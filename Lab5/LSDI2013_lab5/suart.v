==> flow/design.v <==
`timescale 1ns/100ps
module suart  ( clock,   
                reset,   
                tx,      
                rx,      
                txen,    
                txready, 
                rxready, 
                dout,    
                din      
              );
input        clock, reset, txen;
input        rx;
output       tx;
output       txready, rxready;
input  [7:0] din;
output [7:0] dout;
reg           txready, rxready;
reg     [7:0] dout;
reg           tx;
reg           staterxbc, 
              statetxbc;
reg    [12:0] baudrxcount;
reg    [ 3:0] bitrxcount;
reg    [12:0] baudtxcount;
reg    [ 3:0] bittxcount;
reg           rx1, rx2, rx3;
reg    [8:0]  rxdata, txdata;
reg           staterx,
              statetx;
wire          baudrxclock;
wire          baudtxclock;
wire          startrxbit;
reg           starttxbit;
parameter IDLE       = 1'b0,
          CNT10P     = 1'b1;
parameter IDLERX     = 1'b0,
          RXDATA     = 1'b1;
parameter IDLETX     = 1'b0,
          TXDATA     = 1'b1;
assign baudrxclock = (baudrxcount == 433/2);  
assign baudtxclock = (baudtxcount == 433/2);
always @(posedge clock or posedge reset)
begin
  if ( reset )
  begin
    baudrxcount <= 0;
    bitrxcount <= 0;
    staterxbc <= IDLE;
  end
  else
  begin
    case ( staterxbc )
      IDLE :        begin
                      bitrxcount <= 0;
                      if ( startrxbit )
                      begin
                        baudrxcount <= 217/2;  
                        staterxbc <= CNT10P;
                      end
                      else
                      begin
                        staterxbc <= IDLE;  
                      end
                    end
      CNT10P:       begin
                      if ( baudrxclock )
                      begin
                        if ( bitrxcount == 9 )
                        begin
                          staterxbc <= IDLE;  
                        end
                        else
                        begin
                          staterxbc <= CNT10P;
                        end
                        bitrxcount <= bitrxcount + 1;  
                        baudrxcount <= 0;
                      end
                      else
                        baudrxcount <= baudrxcount + 1;  
                    end
    endcase
  end
end
always @(posedge clock or posedge reset)
begin
  if ( reset )
  begin
    baudtxcount <= 0;
    bittxcount <= 0;
    statetxbc <= IDLE;
  end
  else
  begin
    case ( statetxbc )
      IDLE :        begin
                      bittxcount <= 0;
                      if ( starttxbit )
                      begin
                        baudtxcount <= 217/2;  
                        statetxbc <= CNT10P;
                      end
                      else
                      begin
                        statetxbc <= IDLE;  
                      end
                    end
      CNT10P:       begin
                      if ( baudtxclock )
                      begin
                        if ( bittxcount == 10 )
                        begin
                          statetxbc <= IDLE;  
                        end
                        else
                        begin
                          statetxbc <= CNT10P;
                        end
                        bittxcount <= bittxcount + 1;  
                        baudtxcount <= 0;
                      end
                      else
                        baudtxcount <= baudtxcount + 1;  
                    end
    endcase
  end
end
always @(posedge clock or posedge reset)
begin
  if ( reset )
  begin
    rx1 <= 0;
    rx2 <= 0;
    rx3 <= 0;
  end
  else
  begin
    rx1 <= rx;
    rx2 <= rx1;
    rx3 <= rx2;
  end
end
assign startrxbit = ( rx3 & ~rx2 ) & (bitrxcount == 0);
always @(posedge clock or posedge reset)
begin
  if ( reset )
  begin
    rxdata <= 0;
    staterx <= IDLERX;
    dout <= 0;
  end
  else
  begin
    case ( staterx )
      IDLERX:	begin  
                  rxready <= 0;
                  if ( startrxbit )
                    staterx <= RXDATA;
                  else
                    staterx <= IDLERX;
                end
      RXDATA:	begin
                  if ( baudrxclock )  
                  begin
                    if ( ( bitrxcount == 0 ) & (rx3 == 1'b1) )  
                      staterx <= IDLERX;
                    else
                    begin                       
                      rxdata <= {rx3, rxdata[8:1]};  
                      if ( bitrxcount == 9 ) 
                      begin
                        if ( rx3 == 1'b0 )  
                          staterx <= IDLERX;
                        else
                        begin
                          dout <= rxdata[8:1];
                          rxready <= 1;
                          staterx <= IDLERX;
                        end
                      end
                    end
                  end
                end                
    endcase
  end
end
always @(posedge clock or posedge reset)
begin
  if ( reset )
  begin
    txdata <= 0;
    statetx <= IDLETX;
    starttxbit <= 0;
    txready <= 1;
    tx <= 1'b1;
  end
  else
  begin
    case ( statetx )
      IDLETX:	begin  
                  tx <= 1'b1;
                  if ( txen )
                  begin
                    statetx <= TXDATA;
                    txdata <= {1'b1,din};  
                    txready <= 0;
                    starttxbit <= 1;
                  end
                  else
                    statetx <= IDLETX;
                end
      TXDATA:	begin
                  starttxbit <= 0;
                  if ( baudtxclock )  
                  begin
                    if ( bittxcount == 0 )
                      tx <= 1'b0;  
                    else
                    begin                       
                      if ( bittxcount == 10 ) 
                      begin
                        tx <= 1'b1;  
                        txready <= 1;
                        statetx <= IDLETX;
                      end
                      else
                      begin
                        tx <= txdata[0];  
                        txdata <= {1'b1, txdata[8:1]};  
                      end
                    end
                  end
                end                
    endcase
  end
end
endmodule
---- Step by step through the tools: suart ----
Tool output for the design above, in the order of the flow.
Lines are those of the file above, counted from 1.
Operators: Yosys type, input widths -> output width; for muxes data width and select width s.
A cell with - has no value.
design
  top ..................................... suart
  clock ................................... clock
  standard-cell library ................... sky130hd
  timing corner ........................... tt_025C_1v80

---- Elaborated design ----
Source: Yosys, flattened and elaborated, memories not mapped. Widths are those after wreduce. Registers that Yosys merges into a memory's read port (data or address) are not register bits. Print and check cells do not count. Equal cells are merged and count once.
word-level totals
  register bits ........................... 71
  input bits .............................. 12
operators by class
  $add $sub $neg .......................... 4
  equality and inequality tests ........... 17
  muxes and demuxes ....................... 46
  bitwise gates (word level) .............. 10
  reductions and logical operators ........ 7
operators with widths
  operator               number
  $pmux 13 s2            2
  $mux 13                4
  $mux 9                 4
  $add 13x1->13 const B  2
  $eq 13x8->1 const B    2
  $mux 1                 23
  $pmux 9 s2             1
  $pmux 4 s2             2
  $pmux 1 s2             8
  $ne 2x2->1 const B     7
  $ne 2x1->1 const B     6
  $reduce_and 5->1       2
  $add 4x1->4 const B    2
  $eq 4x4->1 const B     2
  $logic_not 4->1        2
  $reduce_and 4->1       2
  $mux 4                 2
  $not 1->1              7
  $and 1x1->1            3
  $reduce_and 3->1       1

---- Logic depth ----
Longest topological path by Yosys (ltp), each cell counted once; first at word level (registers and memories cut), then after technology mapping (sequential cells cut; the memories' decode and read muxes count).
depth
  depth after elaboration ................. 5
  ABC_AREA ................................ 0
  depth in mapped cells ................... 7
  mapped depth without buffers ............ 6

---- Mapped cells and area ----
The flow's flattened synthesis, as Yosys stat reports it; memories are mapped. The netlist is that of the ABC_AREA named above (0 if unset); the other value can give another one.
Totals and module areas in this step are rounded.
cell types
  cell type                  number
  sky130_fd_sc_hd__dfrtp_1   67
  sky130_fd_sc_hd__mux2_2    15
  sky130_fd_sc_hd__ha_1      10
  sky130_fd_sc_hd__nand2_1   29
  sky130_fd_sc_hd__a21oi_1   20
  sky130_fd_sc_hd__nand3_1   18
  sky130_fd_sc_hd__a221o_1   8
  sky130_fd_sc_hd__o21ai_0   15
  sky130_fd_sc_hd__mux2i_1   7
  sky130_fd_sc_hd__and2_1    11
  sky130_fd_sc_hd__inv_1     18
  sky130_fd_sc_hd__dfstp_2   2
  sky130_fd_sc_hd__xnor2_1   6
  sky130_fd_sc_hd__nand2b_1  8
  sky130_fd_sc_hd__a21o_1    6
  sky130_fd_sc_hd__nor2_1    12
  sky130_fd_sc_hd__nor3b_1   6
  sky130_fd_sc_hd__xor2_1    5
Not listed: further types 35, cells in them 68.
synthesis totals
  mapped cells ............................ 331
  cell area after synthesis ............... 3450 um^2
  sequential area ......................... 1760 um^2
  mapped flip-flops ....................... 70
  buffer cells ............................ 11

---- Worst setup path after synthesis ----
Path of least setup slack by OpenSTA after synthesis, without wires, with an ideal clock, recovery checks aside; 20% of the period is set as input and as output delay. Where synthesis merged equal registers, the netlist keeps one of their names.
path after synthesis
  kind .................................... register to register
  start point ............................. reg baudtxcount[0]
  end point ............................... reg txdata[0]
  period .................................. 2.4 ns
  library setup time ...................... 0.126 ns
  time at the first pin ................... 0.000 ns
  arrival time ............................ 2.117 ns
  data required time ...................... 2.274 ns
  path slack .............................. 0.157 ns
  delay of the path ....................... 2.243 ns
  stages on the path ...................... 8
  buffers on the path ..................... 1
  synthesis period reached ................ 2.243 ns
"delay of the path" is the arrival time less input delay plus setup time.
"stages on the path" counts driving pins, that of a launching flip-flop among them; a cell with two outputs on the path counts twice.
"synthesis period reached" is the clock period less the worst setup slack; recovery checks do not enter. This is arithmetic on one report: input and output delays are still those of the set period (20% each).
The rows between start and end are the longest chain of elaborated cells between them; the timing report does not say that the signal goes this way. Where chains are equally long, one stands for them.
A line is the first line of the expression or statement that the cell stems from. Yosys adds cells for indexed reads and writes and turns some case tables into memories.
A register here has more assigning lines than the two given.
between the ends, after synthesis
  path through ............................ sky130_fd_sc_hd__dfrtp_1 -> sky130_fd_sc_hd__inv_1 -> sky130_fd_sc_hd__ha_1 -> sky130_fd_sc_hd__or4b_4 -> sky130_fd_sc_hd__or4_4 -> sky130_fd_sc_hd__o22a_1 -> sky130_fd_sc_hd__buf_6 -> sky130_fd_sc_hd__a221o_1
  cells in the longest elaborated chain ... 3
  elaborated cells between the ends (all ways) .. 5
  source lines of those cells ............. 3
  those cells by class .................... eq/ne: 2; mux: 2; reduce/logical: 1
ends and longest elaborated chain, after synthesis
  what                line  text
  start: declaration  25    reg    [12:0] baudtxcount;
  start: assignment   101   baudtxcount <= 217/2;
  start: assignment   124   baudtxcount <= baudtxcount + 1;
  $eq 13x8->1         42    assign baudtxclock = (baudtxcount == 433/2);
  $mux 9              215   if ( baudtxclock )
  $pmux 9 s2          200   case ( statetx )
  end: assignment     206   txdata <= {1'b1,din};
  end: assignment     230   txdata <= {1'b1, txdata[8:1]};
  end: declaration    28    reg    [8:0]  rxdata, txdata;

---- Worst path after layout ----
Path of least setup slack in the final report of job 1 (OpenROAD, finished layout, wires in). Where an end is a register, its clock arrival counts in the times.
path after layout
  kind .................................... register to register
  start point ............................. reg baudtxcount[1]
  end point ............................... reg txdata[6]
  period .................................. 1.52 ns
  library setup time ...................... 0.12 ns
  time at the first pin ................... 0.33 ns
  arrival time ............................ 2.39 ns
  data required time ...................... 1.74 ns
  path slack .............................. -0.66 ns
  stages on the path ...................... 7
  buffers on the path ..................... 0
The rows between start and end are the longest chain of elaborated cells between them; the timing report does not say that the signal goes this way. Where chains are equally long, one stands for them.
A register here has more assigning lines than the two given.
between the ends, after layout
  path through ............................ sky130_fd_sc_hd__dfrtp_1 -> sky130_fd_sc_hd__inv_2 -> sky130_fd_sc_hd__ha_1 -> sky130_fd_sc_hd__or4b_4 -> sky130_fd_sc_hd__or4_4 -> sky130_fd_sc_hd__o22a_4 -> sky130_fd_sc_hd__a221o_1
  cells in the longest elaborated chain ... 3
  elaborated cells between the ends (all ways) .. 5
  source lines of those cells ............. 3
  those cells by class .................... eq/ne: 2; mux: 2; reduce/logical: 1
ends and longest elaborated chain, after layout
  what                line  text
  start: declaration  25    reg    [12:0] baudtxcount;
  start: assignment   101   baudtxcount <= 217/2;
  start: assignment   124   baudtxcount <= baudtxcount + 1;
  $eq 13x8->1         42    assign baudtxclock = (baudtxcount == 433/2);
  $mux 9              215   if ( baudtxclock )
  $pmux 9 s2          200   case ( statetx )
  end: assignment     206   txdata <= {1'b1,din};
  end: assignment     230   txdata <= {1'b1, txdata[8:1]};
  end: declaration    28    reg    [8:0]  rxdata, txdata;

Below are 2 stored runs of the flow (Yosys, OpenROAD; platform sky130hd) on suart, each with its settings and what was measured, unordered. Constraints: input delay and output delay 20% of the set period each, output load 0.01 pF.
"critical setup path time" = time allowed to the worst setup path (clock period - input delay - output delay, where it has them) - its slack; a late launch clock adds to it, a late capture clock takes from it.
"total power after layout": no workload was simulated; the value follows from the tool's default switching activity.
The measured numbers are rounded.

======== job 1 ========
==> flow/run.sh <==
#!/bin/bash
# the make line also repeats the synthesis and layout settings of config.mk as NAME=value (left out here)
make -C /OpenROAD-flow-scripts/flow DESIGN_CONFIG=/design/flow/config.mk WORK_HOME=/design/flow/orfs CLKGATE_MAP_FILE= finish
==> flow/config.mk <==
export PLATFORM = sky130hd
export DESIGN_NAME = suart
export DESIGN_NICKNAME = suart
export VERILOG_FILES = /design/flow/design.v
export SDC_FILE = /design/flow/constraint.sdc
export NUM_CORES = 4
export LEC_CHECK = 0
export CAP_MARGIN = 20
export CELL_PAD_IN_SITES_DETAIL_PLACEMENT = 0
export CELL_PAD_IN_SITES_GLOBAL_PLACEMENT = 2
export CORE_MARGIN = 2
export CORE_UTILIZATION = 16
export CTS_CLUSTER_SIZE = 25
export GPL_ROUTABILITY_DRIVEN = 0
export PLACE_DENSITY_LB_ADDON = 0.03
export SLEW_MARGIN = 15
==> flow/constraint.sdc <==
create_clock -name core_clock -period 1.52 [get_ports {clock}]
set_input_delay 0.3040 -clock core_clock [delete_from_list [all_inputs] [get_ports {clock}]]
set_output_delay 0.3040 -clock core_clock [all_outputs]
set_load 0.01 [all_outputs]

-------- measured, job 1 --------
  post-synthesis cell area ................ 3450 um^2
  critical setup path time ................ 2.18 ns
  kind of the worst setup path ............ register to register
  overall die area ........................ 22800 um^2
  setup total negative slack .............. -17.8 ns
  total power after layout ................ 7110 uW
  standard-cell area after layout ......... 5620 um^2
  setup slack of the critical path ........ -0.656 ns

======== job 2 ========
==> flow/run.sh <==
#!/bin/bash
# the make line also repeats the synthesis and layout settings of config.mk as NAME=value (left out here)
make -C /OpenROAD-flow-scripts/flow DESIGN_CONFIG=/design/flow/config.mk WORK_HOME=/design/flow/orfs CLKGATE_MAP_FILE= finish
==> flow/config.mk <==
export PLATFORM = sky130hd
export DESIGN_NAME = suart
export DESIGN_NICKNAME = suart
export VERILOG_FILES = /design/flow/design.v
export SDC_FILE = /design/flow/constraint.sdc
export NUM_CORES = 4
export LEC_CHECK = 0
export CAP_MARGIN = 20
export CORE_MARGIN = 2
export CORE_UTILIZATION = 40
export SLEW_MARGIN = 20
==> flow/constraint.sdc <==
create_clock -name core_clock -period 1.48 [get_ports {clock}]
set_input_delay 0.2960 -clock core_clock [delete_from_list [all_inputs] [get_ports {clock}]]
set_output_delay 0.2960 -clock core_clock [all_outputs]
set_load 0.01 [all_outputs]

-------- measured, job 2 --------
  post-synthesis cell area ................ 3450 um^2
  critical setup path time ................ 2.15 ns
  kind of the worst setup path ............ register to register
  overall die area ........................ 9400 um^2
  setup total negative slack .............. -18.6 ns
  total power after layout ................ 6340 uW
  standard-cell area after layout ......... 5240 um^2
  setup slack of the critical path ........ -0.668 ns
