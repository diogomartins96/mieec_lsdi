==> flow/design.v <==
`timescale 1ns/100ps
module debounce
              ( clock,   
                reset,   
		    clken100hz,   
                key0in,  
                key1in,  
                key2in,  
                key3in,  
                key0out, 
                key1out, 
                key2out, 
                key3out  
              );
parameter    TIME_BASE   = 499999;   
input        clock, reset;
output       clken100hz;
input        key0in,key1in,key2in,key3in;
output       key0out,key1out,key2out,key3out;
reg  [18:0]  clkdiv;  
reg  [11:0]  key0sr;	  
reg  [11:0]  key1sr;	  
reg  [11:0]  key2sr;	  
reg  [11:0]  key3sr;	  
always @(posedge clock or posedge reset)
begin
  if ( reset )
  begin
    clkdiv <= 0;
  end
  else
  begin
    if ( clkdiv == TIME_BASE )		
	   clkdiv <= 0;
    else
	   clkdiv <= clkdiv + 1;
  end
end
assign clken100hz = ( clkdiv == TIME_BASE ); 
always @(posedge clock or posedge reset)
begin
  if ( reset )
  begin
    key0sr <= 0;
	 key1sr <= 0;
	 key2sr <= 0;
	 key3sr <= 0;
  end
  else
  begin
    if ( clken100hz )	   
	 begin
      key0sr <= (key0sr >> 1) | {key0in, 11'b0};
      key1sr <= (key1sr >> 1) | {key1in, 11'b0};
      key2sr <= (key2sr >> 1) | {key2in, 11'b0};
      key3sr <= (key3sr >> 1) | {key3in, 11'b0};
	 end
  end
end
assign key0out = & key0sr[9:6];
assign key1out = & key1sr[9:6];
assign key2out = & key2sr[9:6];
assign key3out = & key3sr[9:6];
endmodule
**Reports on debounce**

Tool output for the design above, in the order of the flow.
Line numbers count from 1 in the design file above.
Operators: Yosys type, input widths -> output width; for muxes data width and select width s.
Library cell names are shortened.
A cell with n/a has no value.

- Design top: debounce
- Clock port: clock
- Cell library: sky130hd
- Library corner: tt_025C_1v80

**After elaboration**

Source: Yosys, flattened and elaborated, memories not mapped. Widths are those after wreduce; folded enables and synchronous resets count as part of the registers. Registers that Yosys merges into a memory's read port (data or address) are not register bits. Print and check cells do not count. Equal cells are merged and count once.

- Register bits after elaboration: 67
- Bits of input ports: 6
- Cells after elaboration: 16
- Output and inout port bits: 5

- Muxes and demuxes: 1
- Add/subtract/negate cells: 1
- Bitwise operators: 4
- Reduce/logical cells: 4
- Equality and inequality tests: 1

Operator list:

| cell | count |
|---|---|
| $or 11x12->12 | 4 |
| $add 19x1->19 const B | 1 |
| $eq 19x19->1 const B | 1 |
| $mux 19 | 1 |
| $reduce_and 4->1 | 4 |

**Longest topological paths**

Yosys ltp: most cells in a row. Word level: on the elaborated netlist, between registers, memories and ports. Mapped: between sequential cells and ports; inverters and the memories' decode and read muxes count.

- Word-level depth: 2
- ABC_AREA: 0
- Depth in mapped cells: 6

**Synthesis result**

Yosys stat after the flow's synthesis: flattened, memories mapped to cells. It holds for the ABC_AREA given above (unset counts as 0); a run with the other value may have another netlist.

Cells by type:

| type | count | area in all (um2) |
|---|---|---|
| dfrtp_1 | 43 | 1.08E+03 |
| mux2_2 | 20 | 225.216 |
| xnor2_1 | 8 | 70.067 |
| and4_1 | 6 | 52.55 |
| mux2_1 | 4 | 45.043 |
| xor2_1 | 5 | 43.792 |
| nand3_1 | 7 | 35.034 |
| nand4_1 | 5 | 31.28 |
| nor2_1 | 8 | 30.029 |
| buf_6 | 2 | 22.522 |
| nor4_4 | 1 | 21.27 |
| a21oi_1 | 4 | 20.019 |
| inv_1 | 5 | 18.768 |
| nand2_1 | 5 | 18.768 |
| nor4_1 | 3 | 18.768 |
| or3_1 | 3 | 18.768 |
| nor4b_2 | 1 | 15.014 |
| or4_1 | 2 | 15.014 |

Not listed: further types 10, cells in them 13.

- Buffers: 4
- Cells in the netlist: 145
- Cell area after synthesis: 1,864.3 um2
- Flip-flops: 43

**Worst setup path after synthesis**

OpenSTA on the mapped netlist: ideal clock, no wires. The path of least setup slack (recovery checks aside). Input and output delay are each 20% of the period. Register names are those of the netlist, which keeps one name where synthesis merged equal registers.

- Kind: flip-flop to flip-flop
- Start point: register clkdiv[7]
- End point: register key1sr[11]
- Data required time: 2.195 ns
- Arrival: 1.827 ns
- Period: 2.32 ns
- Delay of the path: 1.952 ns
- Stages: 7
- Library setup time: 0.125 ns
- Path buffers: 2
- Time at the first pin: 0.000 ns
- Path slack: 0.368 ns
- Period reached after synthesis: 1.952 ns

"delay of the path" is the arrival time less input delay plus setup time.
"stages" counts driving pins, that of a launching flip-flop among them; a cell with two outputs on the path counts twice.
"period reached after synthesis" is the clock period less the worst setup slack; recovery checks do not enter. This is arithmetic on one report: input and output delays are still those of the set period (20% each).
Between the ends stands the longest chain of elaborated cells between them, by number of cells; it is not shown to be the way that was timed. Of several equally long chains one is given.
Each line given opens the expression or statement behind the cell; cells for indexed reads and writes are added by Yosys, which also makes memories of some case tables.
A register here has more assigning lines than the two given.

- Path through: dfrtp_1 > buf_2 > nor4b_2 > nand2_1 > nor4_4 > buf_6 > mux2_2
- Cells in the longest elaborated chain: 1

RTL lines, path post-synthesis:

| what | RTL line | RTL |
|---|---|---|
| start, declared | 20 | `reg  [18:0]  clkdiv;` |
| start, assigned | 29 | `clkdiv <= 0;` |
| start, assigned | 36 | `clkdiv <= clkdiv + 1;` |
| $eq 19x19->1 | 39 | `assign clken100hz = ( clkdiv == TIME_BASE );` |
| end, assigned | 45 | `key1sr <= 0;` |
| end, assigned | 54 | `key1sr <= (key1sr >> 1) \| {key1in, 11'b0};` |
| end, declared | 22 | `reg [11:0] key1sr;` |

**Timing after layout**

Path of least setup slack in the final report of run A (OpenROAD, finished layout, wires in). Where an end is a register, its clock arrival counts in the times.

- Kind: flip-flop to flip-flop
- Start point: register clkdiv[7]
- End point: register key1sr[10]
- Time at the first pin: 0.29 ns
- Path buffers: 2
- Data required time: 1.43 ns
- Stages: 7
- Period: 1.25 ns
- Arrival: 2.02 ns
- Library setup time: 0.11 ns
- Path slack: -0.59 ns

Between the ends stands the longest chain of elaborated cells between them, by number of cells; it is not shown to be the way that was timed. Of several equally long chains one is given.
A register here has more assigning lines than the two given.

- Path through: dfrtp_1 > nor4b_2 > nand2_1 > buf_4 > nor4_4 > buf_12 > mux2_2
- Cells in the longest elaborated chain: 1

RTL lines, path post-layout:

| what | RTL line | RTL |
|---|---|---|
| start, declared | 20 | `reg  [18:0]  clkdiv;` |
| start, assigned | 29 | `clkdiv <= 0;` |
| start, assigned | 36 | `clkdiv <= clkdiv + 1;` |
| $eq 19x19->1 | 39 | `assign clken100hz = ( clkdiv == TIME_BASE );` |
| end, assigned | 45 | `key1sr <= 0;` |
| end, assigned | 54 | `key1sr <= (key1sr >> 1) \| {key1in, 11'b0};` |
| end, declared | 22 | `reg [11:0] key1sr;` |

Subject: debounce on sky130hd, stored results

Hello all,

Below are 2 stored runs of the flow (Yosys, OpenROAD; platform sky130hd) on debounce, each with its settings and what was measured, unordered. Constraints: input delay and output delay 20% of the set period each, output load 0.01 pF.
"period reached": clock period set for the run, less the worst setup slack. It is reckoned from that one timing run; input and output delays stay at 20% of the period that was set.
"time on the worst setup path" is the time allowed to the run's worst setup path (the clock period less input and output delay, where it has them) less its slack. Clock arrival times count: a late capture clock shortens it, a late launch clock lengthens it.
"overall power" is the tool's figure for a default switching activity; nothing was simulated.

### Run A

Settings: `period_ns=1.25`, `CORE_UTILIZATION=43`, `PLACE_DENSITY_LB_ADDON=0.05`, `CELL_PAD_IN_SITES_GLOBAL_PLACEMENT=1`, `TNS_END_PERCENT=30`, `CTS_CLUSTER_DIAMETER=273`, `MIN_ROUTING_LAYER=met1`, `CAP_MARGIN=20`, `CORE_MARGIN=2`, `SLEW_MARGIN=20`

- Post-synthesis cell area: 1,864.3 um2
- Die footprint: 4,878.3 um2
- Standard-cell area after routing: 2,516.2 um2
- Post-route utilization: 61.6%
- Worst slack on setup checks: -0.591 ns
- Sum of negative setup slack: -19.317 ns
- Overall power: 0.0027 W
- Period reached: 1.841 ns
- Time on the worst setup path: 1.84 ns
- Class of the worst setup path: flip-flop to flip-flop

### Run B

Settings: `period_ns=1.12`, `CORE_UTILIZATION=38`, `SETUP_SLACK_MARGIN=-0.0`, `PLACE_DENSITY=0.5`, `CORE_MARGIN=10`, `CELL_PAD_IN_SITES_DETAIL_PLACEMENT=1`, `GPL_TIMING_DRIVEN=1`, `CTS_CLUSTER_SIZE=77`, `CTS_CLUSTER_DIAMETER=314`, `CAP_MARGIN=0`, `SLEW_MARGIN=30`, `MAX_ROUTING_LAYER=met4`

- Post-synthesis cell area: 1,864.3 um2
- Die footprint: 8,107.2 um2
- Standard-cell area after routing: 2,889.0 um2
- Post-route utilization: 60.8%
- Worst slack on setup checks: -0.737 ns
- Sum of negative setup slack: -27.050 ns
- Overall power: 0.003026 W
- Period reached: 1.857 ns
- Time on the worst setup path: 1.86 ns
- Class of the worst setup path: flip-flop to flip-flop

Thanks
